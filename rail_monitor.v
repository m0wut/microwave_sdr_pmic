==> flow/design.v <==
module rail_monitor #(
	parameter STARTUP_DELAY = 0,
	parameter ERROR_DELAY = 0
	)
	(
	input i_clk,
    input i_voltageGood,
    input i_currentGood,
    output o_railGood,  
    output o_voltageFault,   
    output o_currentFault   
);
reg r_voltageFault = 0;
reg r_currentFault = 0;
reg r_enabled = 0; 
reg [11:0] r_startupCounter = 0;
reg [11:0] r_voltageErrorCounter = 0;
reg [11:0] r_currentErrorCounter = 0;
wire w_railGood;
assign w_railGood = ~r_voltageFault && ~r_currentFault;
assign o_railGood = w_railGood && r_enabled;
assign o_voltageFault = r_voltageFault;
assign o_currentFault = r_currentFault;
always @(posedge i_clk) begin
	if (i_voltageGood && i_currentGood && ~r_enabled) begin
		r_startupCounter <= r_startupCounter + 1;
	end else begin
		r_startupCounter <= 0;
	end
	if(r_startupCounter > STARTUP_DELAY) begin
		r_enabled <= 1'b1;
	end else begin
		r_enabled <= r_enabled;
	end	
	if (r_enabled && ~i_voltageGood && ~r_currentFault) begin
		r_voltageErrorCounter <= r_voltageErrorCounter + 1;
	end else begin
		r_voltageErrorCounter <= 0;
	end
	if (r_voltageErrorCounter > ERROR_DELAY) begin
		r_voltageFault <= 1'b1;
	end else begin
		r_voltageFault <= r_voltageFault;
	end
	if (r_enabled && ~i_currentGood && ~r_voltageFault) begin
		r_currentErrorCounter <= r_currentErrorCounter + 1;
	end else begin
		r_currentErrorCounter <= 0;
	end
	if (r_currentErrorCounter > ERROR_DELAY) begin
		r_currentFault <= 1'b1;
	end else begin
		r_currentFault <= r_currentFault;
	end
end
endmodule
======== Step by step through the tools: rail_monitor ========
What the tools print for rail_monitor, step after step.
Line numbers count from 1 in the design file above.
Operators carry their Yosys type and port widths (W data, S select, Z words).
Library cell names are shortened.
The mark -- stands for no value.
design
  top module .............................. rail_monitor
  clock port .............................. i_clk
  standard-cell library ................... sky130hd
  corner .................................. tt_025C_1v80

======== Word level ========
Yosys after proc, flatten, opt, wreduce and memory -nomap, before mapping. Enables and synchronous resets that opt folds into registers are not counted as muxes. Memory bits, and registers merged into a memory's read port (data or address), are not among the register bits. Print and check cells are not counted. Equal cells are merged and count once.
storage and ports
  input bits .............................. 3
  elaborated cells ........................ 25
  register bits ........................... 39
  output and inout bits ................... 3
operators by class
  reduce/logical cells .................... 8
  magnitude comparators ................... 3
  bitwise logic cells ..................... 5
  add/sub/neg operators ................... 3
operators by type and width
  operator                 count
  $add A12 B1 Y12 const B  3
  $gt A12 B1 Y1 const B    3
  $logic_and A1 B1 Y1      8
  $not A1 Y1               5

======== Depth ========
Depth = most cells in a row (Yosys ltp): at word level without a register or memory, in the mapped netlist without a sequential cell, where the memories' decode and read muxes count.
depth
  depth after elaboration ................. 3
  ABC_AREA ................................ 0
  mapped depth ............................ 4
  gate-level depth less buffers ........... 4

======== Netlist ========
Source: synth_stat.txt of the flow (Yosys; design flattened, memories mapped). It holds for the ABC_AREA given above (unset counts as 0); a run with the other value may have another netlist.
mapped netlist
  standard cells after synthesis .......... 197
  mapped flip-flops ....................... 39
  sequential part of the area ............. 810.8 µm²
  cell area after synthesis ............... 1789.2 µm²
cells by type
  type      count  area in all (µm²)
  dfxtp_1   36     720.691
  edfxtp_1  3      90.086
  a21oi_1   17     85.082
  ha_1      6      75.072
  nand3_1   15     75.072
  o31ai_1   10     75.072
  or4_1     10     75.072
  inv_1     12     45.043
  xnor2_1   5      43.792
  nor2_1    11     41.29
  nand2_1   10     37.536
  nand4_1   6      37.536
  or3_1     6      37.536
  o21ai_0   7      35.034
  xor2_1    4      35.034
  nor3_1    6      30.029
  o21a_1    4      30.029
  nor4b_1   3      26.275
Not listed: further types 15, cells in them 26.

======== Path before layout ========
Source: OpenSTA report_checks on the synthesized netlist (no wires, ideal clock, input and output delay 20% of the period each), path of least setup slack; recovery checks are left aside. Register names are those of the netlist, which keeps one name where synthesis merged equal registers.
timing path post-synthesis
  kind .................................... reg2reg
  from .................................... register r_currentErrorCounter[0]
  to ...................................... register r_currentErrorCounter[10]
  setup time .............................. 70 ps
  setup slack ............................. 2 ps
  stages on the path ...................... 5
  arrival time ............................ 1368 ps
  period .................................. 1440 ps
  delay of the path ....................... 1438 ps
  synthesis period reached ................ 1438 ps
"delay of the path" = arrival - input delay + setup time.
"stages on the path" counts driving pins, that of a launching flip-flop among them; a cell with two outputs on the path counts twice.
"synthesis period reached" = period - worst setup slack (recovery checks aside). The figure is calculated, with input and output delays left at 20% of the set period.
The rows between start and end are the longest chain of elaborated cells between them; the timing report does not say that the signal goes this way. Where chains are equally long, one stands for them.
A line is the first line of the expression or statement that the cell stems from. Yosys adds cells for indexed reads and writes and turns some case tables into memories.
on the way, post-synthesis
  cells stage by stage .................... dfxtp_1 -> ha_1 -> nand3_1 -> or4_1 -> a21oi_1
  length of the longest elaborated chain .. 1
  elaborated cells between the ends (all ways) .. 1
RTL lines, path post-synthesis
  element             line  text
  start: declaration  18    reg [11:0] r_currentErrorCounter = 0;
  start: assignment   46    r_currentErrorCounter <= r_currentErrorCounter + 1;
  start: assignment   48    r_currentErrorCounter <= 0;
  $add A12 B1 Y12     46
  end: assignment     46
  end: assignment     48
  end: declaration    18

======== Timing after layout ========
From the final timing report of record 1: the path of least setup slack in the routed layout; clock arrival at registers is part of the times.
The path's times are printed in steps of 10 ps; the period is the one set.
timing path after layout
  kind .................................... reg2reg
  from .................................... register r_startupCounter[0]
  to ...................................... register r_startupCounter[6]
  stages on the path ...................... 6
  setup slack ............................. -240 ps
  arrival time ............................ 1590 ps
  period .................................. 1130 ps
  setup time .............................. 60 ps
The rows between start and end are the longest chain of elaborated cells between them; the timing report does not say that the signal goes this way. Where chains are equally long, one stands for them.
on the way, after layout
  cells stage by stage .................... dfxtp_4 -> ha_4 -> nand4_1 -> buf_4 -> or3_1 -> a21oi_1
  length of the longest elaborated chain .. 1
  elaborated cells between the ends (all ways) .. 1
RTL lines, path after layout
  element             line  text
  start: declaration  16    reg [11:0] r_startupCounter = 0;
  start: assignment   26    r_startupCounter <= r_startupCounter + 1;
  start: assignment   28    r_startupCounter <= 0;
  $add A12 B1 Y12     26
  end: assignment     26
  end: assignment     28
  end: declaration    16

==> runs of rail_monitor <==
Record of 2 stored runs of the RTL-to-layout flow on rail_monitor, platform sky130hd. The runs are unordered. Constraints: input delay and output delay 20% of the set period each, output load 0.01 pF.
By "clock period reached" is meant the clock period of the run minus its worst setup slack. This is arithmetic on one report: input and output delays are still those of the set period (20% each).
"time of the worst setup path" is the time allowed to the run's worst setup path (the clock period less input and output delay, where it has them) less its slack. Clock arrival times count: a late capture clock shortens it, a late launch clock lengthens it.
"power consumption": no workload was simulated; the value follows from the tool's default switching activity.
"time of the worst setup path" is given in steps of 10 ps.

======== record 1 ========
==> flow/run.sh <==
#!/bin/bash
# the make line also repeats the synthesis and layout settings of config.mk as NAME=value (left out here)
make -C /OpenROAD-flow-scripts/flow DESIGN_CONFIG=/design/flow/config.mk WORK_HOME=/design/flow/orfs CLKGATE_MAP_FILE= finish
==> flow/config.mk <==
export PLATFORM = sky130hd
export DESIGN_NAME = rail_monitor
export DESIGN_NICKNAME = rail_monitor
export VERILOG_FILES = /design/flow/design.v
export SDC_FILE = /design/flow/constraint.sdc
export NUM_CORES = 4
export LEC_CHECK = 0
export CAP_MARGIN = 20
export CELL_PAD_IN_SITES_DETAIL_PLACEMENT = 0
export CORE_ASPECT_RATIO = 1.54
export CORE_MARGIN = 2
export CORE_UTILIZATION = 15
export GPL_TIMING_DRIVEN = 1
export PLACE_DENSITY_LB_ADDON = 0.1
export SLEW_MARGIN = 20
export TNS_END_PERCENT = 60
==> flow/constraint.sdc <==
create_clock -name core_clock -period 1.13 [get_ports {i_clk}]
set_input_delay 0.2260 -clock core_clock [delete_from_list [all_inputs] [get_ports {i_clk}]]
set_output_delay 0.2260 -clock core_clock [all_outputs]
set_load 0.01 [all_outputs]

-------- measured, record 1 --------
  clock period reached .................... 1370 ps
  setup slack of the worst path ........... -240 ps
  power consumption ....................... 2.924 mW
  standard-cell area of the final layout .. 3061.7 µm²
  time of the worst setup path ............ 1370 ps
  class of the worst setup path ........... reg2reg
  worst hold slack ........................ 483 ps
  die area ................................ 12838.2 µm²
  post-synthesis cell area ................ 1789.2 µm²

======== record 2 ========
==> flow/run.sh <==
#!/bin/bash
# the make line also repeats the synthesis and layout settings of config.mk as NAME=value (left out here)
make -C /OpenROAD-flow-scripts/flow DESIGN_CONFIG=/design/flow/config.mk WORK_HOME=/design/flow/orfs CLKGATE_MAP_FILE= finish
==> flow/config.mk <==
export PLATFORM = sky130hd
export DESIGN_NAME = rail_monitor
export DESIGN_NICKNAME = rail_monitor
export VERILOG_FILES = /design/flow/design.v
export SDC_FILE = /design/flow/constraint.sdc
export NUM_CORES = 4
export LEC_CHECK = 0
export ABC_AREA = 0
export CAP_MARGIN = 20
export CELL_PAD_IN_SITES_DETAIL_PLACEMENT = 2
export CORE_MARGIN = 2
export CORE_UTILIZATION = 26
export CTS_CLUSTER_SIZE = 58
export GPL_TIMING_DRIVEN = 1
export HOLD_SLACK_MARGIN = 0.27
export MAX_ROUTING_LAYER = met4
export MIN_ROUTING_LAYER = met2
export PLACE_DENSITY_LB_ADDON = 0.25
export SLEW_MARGIN = 20
==> flow/constraint.sdc <==
create_clock -name core_clock -period 2.21 [get_ports {i_clk}]
set_input_delay 0.4420 -clock core_clock [delete_from_list [all_inputs] [get_ports {i_clk}]]
set_output_delay 0.4420 -clock core_clock [all_outputs]
set_load 0.01 [all_outputs]

-------- measured, record 2 --------
  clock period reached .................... 1980 ps
  setup slack of the worst path ........... 230 ps
  power consumption ....................... 1.231 mW
  standard-cell area of the final layout .. 2010.7 µm²
  time of the worst setup path ............ 1540 ps
  class of the worst setup path ........... reg2out
  worst hold slack ........................ 475 ps
  die area ................................ 7561.2 µm²
  post-synthesis cell area ................ 1789.2 µm²
