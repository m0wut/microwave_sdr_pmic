==> flow/design.v <==
module uart_tx
(
	input			i_clock,
	input 			i_txBegin,
	input[7:0]		i_txData,
	output 			o_txBusy,
	output reg		o_txSerial,
	output 			o_txDone
);
parameter 		CLOCKS_PER_BIT = 10; 
parameter 		s_IDLE = 0;
parameter 		s_DATABITS = 1;
parameter 		s_DONE = 2;
reg[3:0]		r_bitCounter = 0;  
reg[9:0]		r_txData = 0;  
reg[2:0]		r_state = s_IDLE; 
reg[15:0] 		r_clockCounter = 0;
assign o_txBusy = !(r_state == s_IDLE); 
assign o_txDone = (r_state == s_DONE);
always @ (posedge i_clock)
begin
	case (r_state)
		s_IDLE:
		begin
			o_txSerial <= 1;
			r_bitCounter <= 0;
			r_clockCounter <= 0;
			if(i_txBegin == 1)  
			begin
				r_txData <= {1'b1, i_txData[7:0], 1'b0};  
				r_state <= s_DATABITS;
				r_bitCounter <= 0;
			end
			else
				r_state <= s_IDLE;
		end  
		s_DATABITS:
		begin
			o_txSerial <= r_txData[r_bitCounter];
			if(r_clockCounter < CLOCKS_PER_BIT)
			begin
				r_state <= s_DATABITS;
				r_clockCounter <= r_clockCounter + 1;
			end
			else
			begin
				if(r_bitCounter < 'd9)
				begin
					r_bitCounter <= r_bitCounter + 1;
					r_clockCounter <= 0;
				end
				else
				begin
					r_state <= s_DONE;
					r_clockCounter <= 0;
				end
			end			
		end  
		s_DONE:
		begin
			o_txSerial <= 1;
			r_state <= s_IDLE;
		end  
	endcase
end 	
endmodule
# Tool chain data of uart_tx

Tool output for the design above, in the order of the flow.
Line numbers count from 1 in the design file above.
Operators: Yosys type, input widths -> output width; for muxes data width and select width s.
Library cell names are shortened.
The mark -- stands for no value.

Design top: uart_tx
Clock port: i_clock
Cell library: sky130hd
Timing corner: tt_025C_1v80

# Elaborated design

Yosys after proc, flatten, opt, wreduce and memory -nomap, before mapping. Memory bits, and registers merged into a memory's read port (data or address), are not among the register bits. Print and check cells are not counted. Equal cells are merged and count once.

Register bits after elaboration: 33
Bits of input ports: 10
Output and inout port bits: 3

$add $sub $neg: 2
$lt $le $gt $ge: 2
Eq/ne operators: 5
Shift-type cells: 1
Mux-type cells: 10
Reductions and logical operators: 9

Operator list:

| cell                  | number |
| $pmux 16 s2           | 1 |
| $add 16x1->16 const B | 1 |
| $lt 16x4->1 const B   | 1 |
| $mux 16               | 1 |
| $shiftx 10x4->1       | 1 |
| $pmux 3 s3            | 1 |
| $pmux 4 s2            | 1 |
| $mux 4                | 2 |
| $mux 3                | 2 |
| $ne 2x2->1 const B    | 2 |
| $reduce_and 2->1      | 2 |
| $reduce_bool 2->1     | 2 |
| $add 4x1->4 const B   | 1 |
| $lt 4x4->1 const B    | 1 |
| $eq 3x1->1 const B    | 1 |
| $eq 3x2->1 const B    | 1 |
| $ne 3x3->1 const B    | 1 |
| $logic_not 3->1       | 1 |
| $reduce_and 3->1      | 1 |
| $reduce_bool 3->1     | 1 |
| $reduce_or 2->1       | 1 |
| $pmux 1 s2            | 1 |
| $logic_not 1->1       | 1 |
| $mux 1                | 1 |

# Depth

Depth = most cells in a row (Yosys ltp): at word level without a register or memory, in the mapped netlist without a sequential cell, where the memories' decode and read muxes count.

Word-level depth: 4
ABC_AREA: 0
Mapped depth: 6

# Synthesis result

The flow's flattened synthesis, as Yosys stat reports it; memories are mapped. The netlist is that of the ABC_AREA named above (0 if unset); the other value can give another one.

Cells by type:

| type     | number | area in all (µm²) |
| edfxtp_1 | 32     | 960.922 |
| ha_1     | 7      | 87.584 |
| inv_1    | 9      | 33.782 |
| nor2_1   | 7      | 26.275 |
| nor3_1   | 5      | 25.024 |
| buf_6    | 2      | 22.522 |
| mux4_2   | 1      | 22.522 |
| nor4_1   | 3      | 18.768 |
| xnor2_1  | 2      | 17.517 |
| xor2_1   | 2      | 17.517 |
| a221oi_2 | 1      | 15.014 |
| mux2_4   | 1      | 15.014 |
| nand3_1  | 3      | 15.014 |
| and2_1   | 2      | 12.512 |
| nand4_2  | 1      | 12.512 |
| o31ai_2  | 1      | 12.512 |
| mux2_2   | 1      | 11.261 |
| o21ai_0  | 2      | 10.01 |

Other cell types: 8; their cells: 10.

Cell count: 92
Mapped area: 1393.8 µm²
Sequential area: 960.9 µm²
Mapped flip-flops: 32
Buffer cells: 2

# Path before layout

Source: OpenSTA report_checks on the synthesized netlist (no wires, ideal clock, input and output delay 20% of the period each), path of least setup slack; recovery checks are left aside. Register names are those of the netlist, which keeps one name where synthesis merged equal registers.

Kind: reg2reg
From: register r_state[1]
To: register r_clockCounter[0]
Clock period: 2.06 ns
Launch time at the first pin: 0.000 ns
Arrival time: 1.343 ns
Data required time: 1.688 ns
Setup slack: 0.345 ns
Path delay: 1.715 ns
Stages: 5
Buffers on the path: 0
Period reached after synthesis: 1.715 ns

"path delay" = arrival - input delay + setup time.
"stages": output pins that drive a net of the path, with the launching flip-flop's if there is one; two outputs of one cell count as two.
"period reached after synthesis" is the clock period less the worst setup slack; recovery checks do not enter. This is arithmetic on one report: input and output delays are still those of the set period (20% each).
Between the ends stands the longest chain of elaborated cells between them, by number of cells; it is not shown to be the way that was timed. Of several equally long chains one is given.
A line is the first line of the expression or statement that the cell stems from. Yosys adds cells for indexed reads and writes and turns some case tables into memories.
A register here has more assigning lines than the two given.
Only ways into the end's enable, where the timed path ends, are counted here.

Cells stage by stage: edfxtp_1 inv_1 ha_1 clkinv_1 nand2_1
Cells in the longest elaborated chain: 2
Elaborated cells between the ends (all ways): 3
Those cells by class: 1 x eq/ne; 2 x reduce/logical

RTL lines, path post-synthesis:

| element           | line | source |
| start, declared   | 16   | `reg[2:0] r_state = s_IDLE;` |
| start, assigned   | 31   | `r_state <= s_DATABITS;` |
| start, assigned   | 35   | `r_state <= s_IDLE;` |
| $eq 3x1->1        | 22   | `case (r_state)` |
| $reduce_bool 2->1 | --   |  |
| end, assigned     | 27   | `r_clockCounter <= 0;` |
| end, assigned     | 43   | `r_clockCounter <= r_clockCounter + 1;` |
| end, declared     | 17   | `reg[15:0] r_clockCounter = 0;` |

# Worst path after layout

Path of least setup slack in the final report of run A (OpenROAD, finished layout, wires in). Where an end is a register, its clock arrival counts in the times.

Kind: reg2out
From: register r_state[1]
To: output port o_txBusy
Clock period: 2.06 ns
Output delay: 0.41 ns
Launch time at the first pin: 0.32 ns
Arrival time: 1.46 ns
Data required time: 1.65 ns
Setup slack: 0.19 ns
Stages: 5
Buffers on the path: 1

Between the ends stands the longest chain of elaborated cells between them, by number of cells; it is not shown to be the way that was timed. Of several equally long chains one is given.
A register here has more assigning lines than the two given.

Cells stage by stage: edfxtp_1 inv_1 ha_1 inv_1 dlygate4sd2_1
Cells in the longest elaborated chain: 2
Elaborated cells between the ends (all ways): 2
Those cells by class: 2 x reduce/logical

RTL lines, path post-layout:

| element         | line | source |
| start, declared | 16   | `reg[2:0] r_state = s_IDLE;` |
| start, assigned | 31   | `r_state <= s_DATABITS;` |
| start, assigned | 35   | `r_state <= s_IDLE;` |
| $logic_not 3->1 | 18   | `assign o_txBusy = !(r_state == s_IDLE);` |
| $logic_not 1->1 | 18   |  |
| end, declared   | 6    | `output o_txBusy,` |

Subject: uart_tx on sky130hd, stored results

Hello all,

Below are 2 stored runs of the flow (Yosys, OpenROAD; platform sky130hd) on uart_tx, each with its settings and what was measured, unordered. Constraints: input delay and output delay 20% of the set period each, output load 0.01 pF.
"achieved clock period" = clock period - worst setup slack. The figure is calculated, with input and output delays left at 20% of the set period.
"critical path time" is the time allowed to the run's worst setup path (the clock period less input and output delay, where it has them) less its slack. Clock arrival times count: a late capture clock shortens it, a late launch clock lengthens it.
By "total power after layout" is meant OpenSTA's value without simulated activity: inputs other than the clock are taken to toggle once in ten clock periods, and the tool carries that through the logic.
Among the settings, -- means not set for that run.

| item                                  | run A   | run B   |
| period_ns                             | 2.06    | 1.49    |
| CORE_UTILIZATION                      | 53      | 52      |
| CAP_MARGIN                            | 20      | 20      |
| CORE_MARGIN                           | 2       | 2       |
| SLEW_MARGIN                           | 20      | 20      |
| SETUP_SLACK_MARGIN                    | --      | 0.2     |
| HOLD_SLACK_MARGIN                     | --      | -0.02   |
| TNS_END_PERCENT                       | --      | 70      |
| GPL_TIMING_DRIVEN                     | --      | 1       |
| MIN_ROUTING_LAYER                     | --      | met2    |
| MAX_ROUTING_LAYER                     | --      | met5    |
| area of the synthesized netlist (µm²) | 1393.8  | 1393.8  |
| die size (µm²)                        | 3055.9  | 3110.8  |
| standard-cell area after layout (µm²) | 1659.1  | 2021.9  |
| final utilization (%)                 | 67.0    | 80.9    |
| lowest setup slack (ns)               | 0.192   | 0.002   |
| total negative slack (ns)             | 0.000   | 0.000   |
| lowest hold slack (ns)                | 0.610   | 0.535   |
| total power after layout (mW)         | 2.375   | 4.362   |
| achieved clock period (ns)            | 1.868   | 1.488   |
| critical path time (ns)               | 1.46    | 1.49    |
| critical path kind                    | reg2out | reg2reg |

Thanks
