==> flow/design.v <==
module rail_good_generator #(
	parameter STARTUP_DELAY = 32'd0
	)(
	input i_clk,
    input i_rail1, 
    input i_rail2,
    input i_rail3,
    output o_allGood
);
reg [31:0] r_counter = 0;
reg r_delayComplete = 0;
wire w_allGood;
assign w_allGood = (i_rail1 && i_rail2 && i_rail3);
assign o_allGood = w_allGood && r_delayComplete;
always @(posedge i_clk)begin
	if(w_allGood && ~r_delayComplete) begin
		r_counter <= r_counter + 1;
	end else begin
		r_counter <= 0;
	end
	if(r_counter > STARTUP_DELAY) begin
		r_delayComplete <= 1'b1;
	end else begin
		r_delayComplete <= r_delayComplete;
	end
end
endmodule
# Reports on rail_good_generator
# The steps from the RTL of rail_good_generator to its reports follow in flow order.
# Lines are those of the file above, counted from 1.
# Operators: Yosys type, input widths -> output width; for muxes data width and select width s.
# Library cell names are shortened.
# A cell with n/a has no value.
# setup
top,rail_good_generator
clk_port,i_clk
library,sky130hd
lib_corner,tt_025C_1v80

# Elaborated design
# Counts by Yosys on the flattened word-level netlist (proc, flatten, opt, wreduce; memories kept). Register bits leave out memories and registers merged into their read ports (data or address); mux counts leave out enables and synchronous resets folded into registers. Print and check cells are left out. Cells with the same type and inputs are merged into one.
# word_totals
regBits,33
latchBits,0
ramBits,0
romBits,0
clocked_rd_ports_x_width,0
memories,0
in_bits,4
# classes
n_addsub,1
n_mul,0
div,0
n_cmp,1
n_eq,0
n_shift,0
muxes,0
n_logic,1
reduce_logical,4
# op_table
cell,count
$add 32x1->32 const B,1
$gt 32x1->1 const B,1
$logic_and 1x1->1,4
$not 1->1,1

# Depth
# Yosys ltp: most cells in a row. Word level: on the elaborated netlist, between registers, memories and ports. Mapped: between sequential cells and ports; inverters and the memories' decode and read muxes count.
# logic_depth
word_depth,3
abc_area,0
ltp_mapped,6
ltp_nobuf,5

# Netlist
# Yosys stat after the flow's synthesis: flattened, memories mapped to cells. It holds for the ABC_AREA given above (unset counts as 0); a run with the other value may have another netlist.
# mapped
cells,190
synth_area_mm2,0.001614
seqArea_mm2,0.0006706
ffs,33
n_buf,8
# by_type
cell_type,count,area_total_um2
dfxtp_1,32,640.614
or3_1,13,81.328
xnor2_1,9,78.826
nor4_1,11,68.816
nor2_1,17,63.811
a21oi_1,12,60.058
and4_1,6,52.55
nand3_1,10,50.048
nand4_1,8,50.048
o21ai_0,10,50.048
nand2_1,13,48.797
or4_1,6,45.043
xor2_1,4,35.034
edfxtp_1,1,30.029
inv_1,7,26.275
ha_1,2,25.024
o211ai_1,3,22.522
o31ai_1,3,22.522
# Not listed: further types 14, cells in them 23.

# Worst setup path after synthesis
# OpenSTA on the mapped netlist: ideal clock, no wires. The path of least setup slack (recovery checks aside). Input and output delay are each 20% of the period. Register names are those of the netlist, which keeps one name where synthesis merged equal registers.
# synth_path
path_type,flip-flop to flip-flop
startpoint,reg r_counter[0]
endpoint,reg r_counter[28]
tclk_ps,1850
arrival_ps,1794
setup_slack_ps,-15
path_delay_ps,1865
path_stages,7
period_less_setup_slack_ps,1865
# "path_delay_ps" is the arrival time less input delay plus setup time.
# "path_stages" counts driving pins, that of a launching flip-flop among them; a cell with two outputs on the path counts twice.
# "period_less_setup_slack_ps" = period - worst setup slack (recovery checks aside). The figure is calculated, with input and output delays left at 20% of the set period.
# The rows between start and end are the longest chain of elaborated cells between them; the timing report does not say that the signal goes this way. Where chains are equally long, one stands for them.
# A line is the first line of the expression or statement that the cell stems from. Yosys adds cells for indexed reads and writes and turns some case tables into memories.
# synth_between
path_cell_list,dfxtp_1 ha_1 nand4_2 or4_4 buf_6 or3_1 a21oi_1
elab_chain_cells,1
# synth_lines
element,line_no,source
start: declaration,10,reg [31:0] r_counter = 0;
start: assignment,17,r_counter <= r_counter + 1;
start: assignment,19,r_counter <= 0;
$add 32x1->32,17,
end: assignment,17,
end: assignment,19,
end: declaration,10,

# Settings of 2 stored flow runs for module rail_good_generator (sky130hd), not sorted in any way. The constraints put input and output delay at 20% of the set period each and load the outputs with 0.01 pF.
# Among the settings, . means not set for that run.
run name,period_ns,CORE_UTILIZATION,HOLD_SLACK_MARGIN,CORE_MARGIN,CELL_PAD_IN_SITES_GLOBAL_PLACEMENT,GPL_TIMING_DRIVEN,SLEW_MARGIN,MIN_ROUTING_LAYER,MAX_ROUTING_LAYER,CAP_MARGIN,PLACE_DENSITY_LB_ADDON,CELL_PAD_IN_SITES_DETAIL_PLACEMENT,ABC_AREA,CTS_CLUSTER_SIZE
run 1,3.07,68,-0.02,4,1,1,5,met2,met4,20,.,.,.,.
run 2,1.5,55,.,2,.,.,20,.,.,20,0.23,1,0,68
# Run 1: incomplete, placement halted on GPL-0301
# Run 2: incomplete, placement halted on DPL-0033
